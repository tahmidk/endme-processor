==> flow/design.v <==
package definitions;
	typedef enum logic[2:0] {
	  Add = 3'b000,	 
	  Sub = 3'b001,	 
	  Sfl = 3'b010,	 
	  Sfr = 3'b011,	 
	  Equ = 3'b100,	 
	  Gtr = 3'b101,	 
	  And = 3'b110,	 
	  Xor = 3'b111		 
	} ALU_Ops;
	typedef enum logic[3:0] {
	  STORE = 4'b0000, 
	  LB = 4'b0001,	 
	  SB = 4'b0010,	 
	  PUT = 4'b0011,	 
	  BTR = 4'b0100,	 
	  JMP = 4'b0101,	 
	  ADD = 4'b0110,	 
	  SUB = 4'b0111,	 
	  AND = 4'b1000,	 
	  XOR = 4'b1001,	 
	  SFL = 4'b1010,	 
	  SFR = 4'b1011,	 
	  CMP = 4'b1100,	 
	  GTR = 4'b1101,	 
	  DONE = 4'b1111	 
	} Instr_O;
endpackage  
module pc (
	input CLK,
	input reset,
	input [1:0] state,
	input [15:0] pcnext_in,
	input [15:0] pcbr_in,
	input br_ctrl,
	output reg [15:0] pc_out
);
	initial pc_out <= -'d1;
	always@(posedge CLK) begin
		if(reset) begin
			case(state) 
				0: pc_out <= -'d1;	 
				1: pc_out <= 'd106;	 
				2: pc_out <= -'d1;	 
				3: pc_out <= 'd106;	 
			endcase
		end
		else if(br_ctrl)
			pc_out <= pcbr_in;
		else
			pc_out <= pcnext_in;
	end
endmodule
### Step by step through the tools: pc

The steps from the RTL of pc to its reports follow in flow order.
Lines are those of the file above, counted from 1.
Operators: Yosys type, input widths -> output width; for muxes data width and select width s.
Library cell names are shortened.
The mark n/a stands for no value.

| design | value |
|---|---|
| top module | pc |
| clock port | CLK |
| library | sky130hd |
| timing corner | tt_025C_1v80 |

### Word-level counts

Counts by Yosys on the flattened word-level netlist (proc, flatten, opt, wreduce; memories kept). Register bits leave out memories and registers merged into their read ports (data or address); mux counts leave out enables and synchronous resets folded into registers. Print and check cells are left out. Cells with the same type and inputs are merged into one.

| bit counts | value |
|---|---|
| register bits | 16 |
| bits in latches | 0 |
| memory bits (writable) | 0 |
| memory bits (read-only) | 0 |
| word width x clocked read ports | 0 |
| memories kept | 0 |
| input port bits | 37 |
| output and inout bits | 16 |
| elaborated cells | 10 |

| cells by class | value |
|---|---|
| add/sub/neg operators | 0 |
| $mul | 0 |
| div/mod/pow operators | 0 |
| order comparisons | 0 |
| equality and inequality tests | 3 |
| shift-type cells | 0 |
| mux-type cells | 3 |
| bitwise logic cells | 0 |
| reductions and logical operators | 3 |

Operator list:

| cell | count |
|---|---|
| $pmux 16 s2 | 1 |
| $mux 16 | 2 |
| $eq 2x2->1 const B | 2 |
| $reduce_or 2->1 | 2 |
| $eq 2x1->1 const B | 1 |
| $logic_not 2->1 | 1 |

### Logic depth

Longest topological path by Yosys (ltp), each cell counted once; first at word level (registers and memories cut), then after technology mapping (sequential cells cut; the memories' decode and read muxes count).

| logic depth | value |
|---|---|
| depth after elaboration | 4 |
| ABC_AREA | 0 |
| mapped depth | 4 |
| mapped depth without buffers | 2 |

### Synthesis result

Source: synth_stat.txt of the flow (Yosys; design flattened, memories mapped). It holds for the ABC_AREA given above (unset counts as 0); a run with the other value may have another netlist.
Totals and module areas in this step are rounded.

Cell types:

| cell type | count | total area (um^2) |
|---|---|---|
| dfxtp_1 | 16 | 320.307 |
| mux2_4 | 12 | 180.173 |
| o21a_1 | 12 | 90.086 |
| a211o_1 | 4 | 35.034 |
| nor2b_1 | 4 | 25.024 |
| buf_6 | 2 | 22.522 |
| buf_2 | 3 | 15.014 |
| nand2_1 | 1 | 3.754 |

| synthesis totals | value |
|---|---|
| cells in the netlist | 54 |
| mapped area | 0.00069 mm^2 |
| sequential area | 0.00032 mm^2 |
| mapped flip-flops | 16 |
| buffers | 5 |

### Path before layout

Source: OpenSTA report_checks on the synthesized netlist (no wires, ideal clock, input and output delay 20% of the period each), path of least setup slack; recovery checks are left aside. Register names are those of the netlist, which keeps one name where synthesis merged equal registers.

| timing path after synthesis | value |
|---|---|
| path type | input-to-reg |
| start point | input port br_ctrl |
| end point | register pc_out[0] |
| clock period | 818 ps |
| external input delay | 164 ps |
| setup time | 115 ps |
| launch time at the first pin | 164 ps |
| arrival time | 757 ps |
| required time | 703 ps |
| path slack | -54 ps |
| delay of the path | 708 ps |
| driving pins on the path | 3 |
| path buffers | 1 |
| period reached after synthesis | 872 ps |

"delay of the path" = arrival - input delay + setup time.
"driving pins on the path": output pins that drive a net of the path, with the launching flip-flop's if there is one; two outputs of one cell count as two.
"period reached after synthesis" is the clock period less the worst setup slack; recovery checks do not enter. This is arithmetic on one report: input and output delays are still those of the set period (20% each).
Between the ends stands the longest chain of elaborated cells between them, by number of cells; it is not shown to be the way that was timed. Of several equally long chains one is given.
A line is the first line of the expression or statement that the cell stems from. Yosys adds cells for indexed reads and writes and turns some case tables into memories.
At most two assigning lines are given for a register; there are more.

| between the ends, after synthesis | value |
|---|---|
| cell sequence | buf_6 -> mux2_4 -> o21a_1 |
| cells in the longest elaborated chain | 2 |
| elaborated cells between the ends (all ways) | 2 |
| source lines of those cells | 2 |
| classes of those cells | 2 x mux |

Ends and longest elaborated chain, after synthesis:

| what | RTL line | source |
|---|---|---|
| start: declaration | 36 | `input br_ctrl,` |
| $mux 16 | 49 | `else if(br_ctrl)` |
| $mux 16 | 41 | `if(reset) begin` |
| end: assignment | 43 | `0: pc_out <= -'d1;` |
| end: assignment | 45 | `2: pc_out <= -'d1;` |
| end: declaration | 37 | `output reg [15:0] pc_out` |

### Path in the finished layout

Path of least setup slack in the final report of record 1 (OpenROAD, finished layout, wires in). Where an end is a register, its clock arrival counts in the times.
The path's times are printed in steps of 10 ps; the period is the one set.

| timing path after layout | value |
|---|---|
| path type | reg-to-output |
| start point | register pc_out[15] |
| end point | output port pc_out[15] |
| clock period | 702 ps |
| external output delay | 140 ps |
| launch time at the first pin | 250 ps |
| arrival time | 680 ps |
| required time | 560 ps |
| path slack | -120 ps |
| driving pins on the path | 2 |
| path buffers | 1 |

At most two assigning lines are given for a register; there are more.

| between the ends, after layout | value |
|---|---|
| cell sequence | dfxtp_2 -> buf_6 |
| cells in the longest elaborated chain | 0 |
| elaborated cells between the ends (all ways) | 0 |
| source lines of those cells | 0 |

Ends and longest elaborated chain, after layout:

| what | RTL line | source |
|---|---|---|
| start: declaration | 37 | `output reg [15:0] pc_out` |
| start: assignment | 43 | `0: pc_out <= -'d1;` |
| start: assignment | 45 | `2: pc_out <= -'d1;` |
| end: declaration | 37 |  |

## Implementation results

pc through Yosys and OpenROAD on sky130hd: 2 stored runs, unordered, with their settings and measured results. The constraints put input and output delay at 20% of the set period each and load the outputs with 0.01 pF.
"period achieved" is the run's clock period less its worst setup slack. It is reckoned from that one timing run; input and output delays stay at 20% of the period that was set.
"critical setup path time" means the part of the period allowed to the worst setup path (the constraints hold back 20% at inputs and 20% at outputs) less its slack; where the path has registers, the arrival times of their clocks count too.
"total power of the final layout" is the tool's figure for a default switching activity; nothing was simulated.
"critical setup path time" is known to 10 ps.
Measured values are rounded.

#### Record 1

| setting | value |
|---|---|
| period_ns | `0.702` |
| CORE_UTILIZATION | `17` |
| SETUP_SLACK_MARGIN | `0.19` |
| PLACE_DENSITY_LB_ADDON | `0.22` |
| CORE_ASPECT_RATIO | `0.59` |
| CORE_MARGIN | `2` |
| CELL_PAD_IN_SITES_DETAIL_PLACEMENT | `1` |
| ABC_AREA | `0` |
| GPL_TIMING_DRIVEN | `0` |
| CTS_CLUSTER_SIZE | `40` |
| CTS_CLUSTER_DIAMETER | `369` |
| CAP_MARGIN | `35` |
| MIN_ROUTING_LAYER | `met2` |
| MAX_ROUTING_LAYER | `met5` |
| SLEW_MARGIN | `20` |

| result | value |
|---|---|
| chip area in the Yosys report | 0.00069 mm^2 |
| area inside the die boundary | 0.0046 mm^2 |
| standard-cell area after routing | 0.0013 mm^2 |
| utilization of the finished layout | 33% |
| worst setup slack after layout | -120 ps |
| total negative setup slack | -1800 ps |
| worst hold slack after layout | 110 ps |
| total power of the final layout | 0.0024 W |
| period achieved | 822 ps |
| critical setup path time | 680 ps |
| critical path type | reg-to-output |

#### Record 2

| setting | value |
|---|---|
| period_ns | `0.897` |
| CAP_MARGIN | `20` |
| CORE_MARGIN | `2` |
| CORE_UTILIZATION | `40` |
| SLEW_MARGIN | `20` |

| result | value |
|---|---|
| chip area in the Yosys report | 0.00069 mm^2 |
| area inside the die boundary | 0.0021 mm^2 |
| standard-cell area after routing | 0.0013 mm^2 |
| utilization of the finished layout | 76% |
| worst setup slack after layout | -5 ps |
| total negative setup slack | -13 ps |
| worst hold slack after layout | 320 ps |
| total power of the final layout | 0.0016 W |
| period achieved | 902 ps |
| critical setup path time | 720 ps |
| critical path type | reg-to-output |
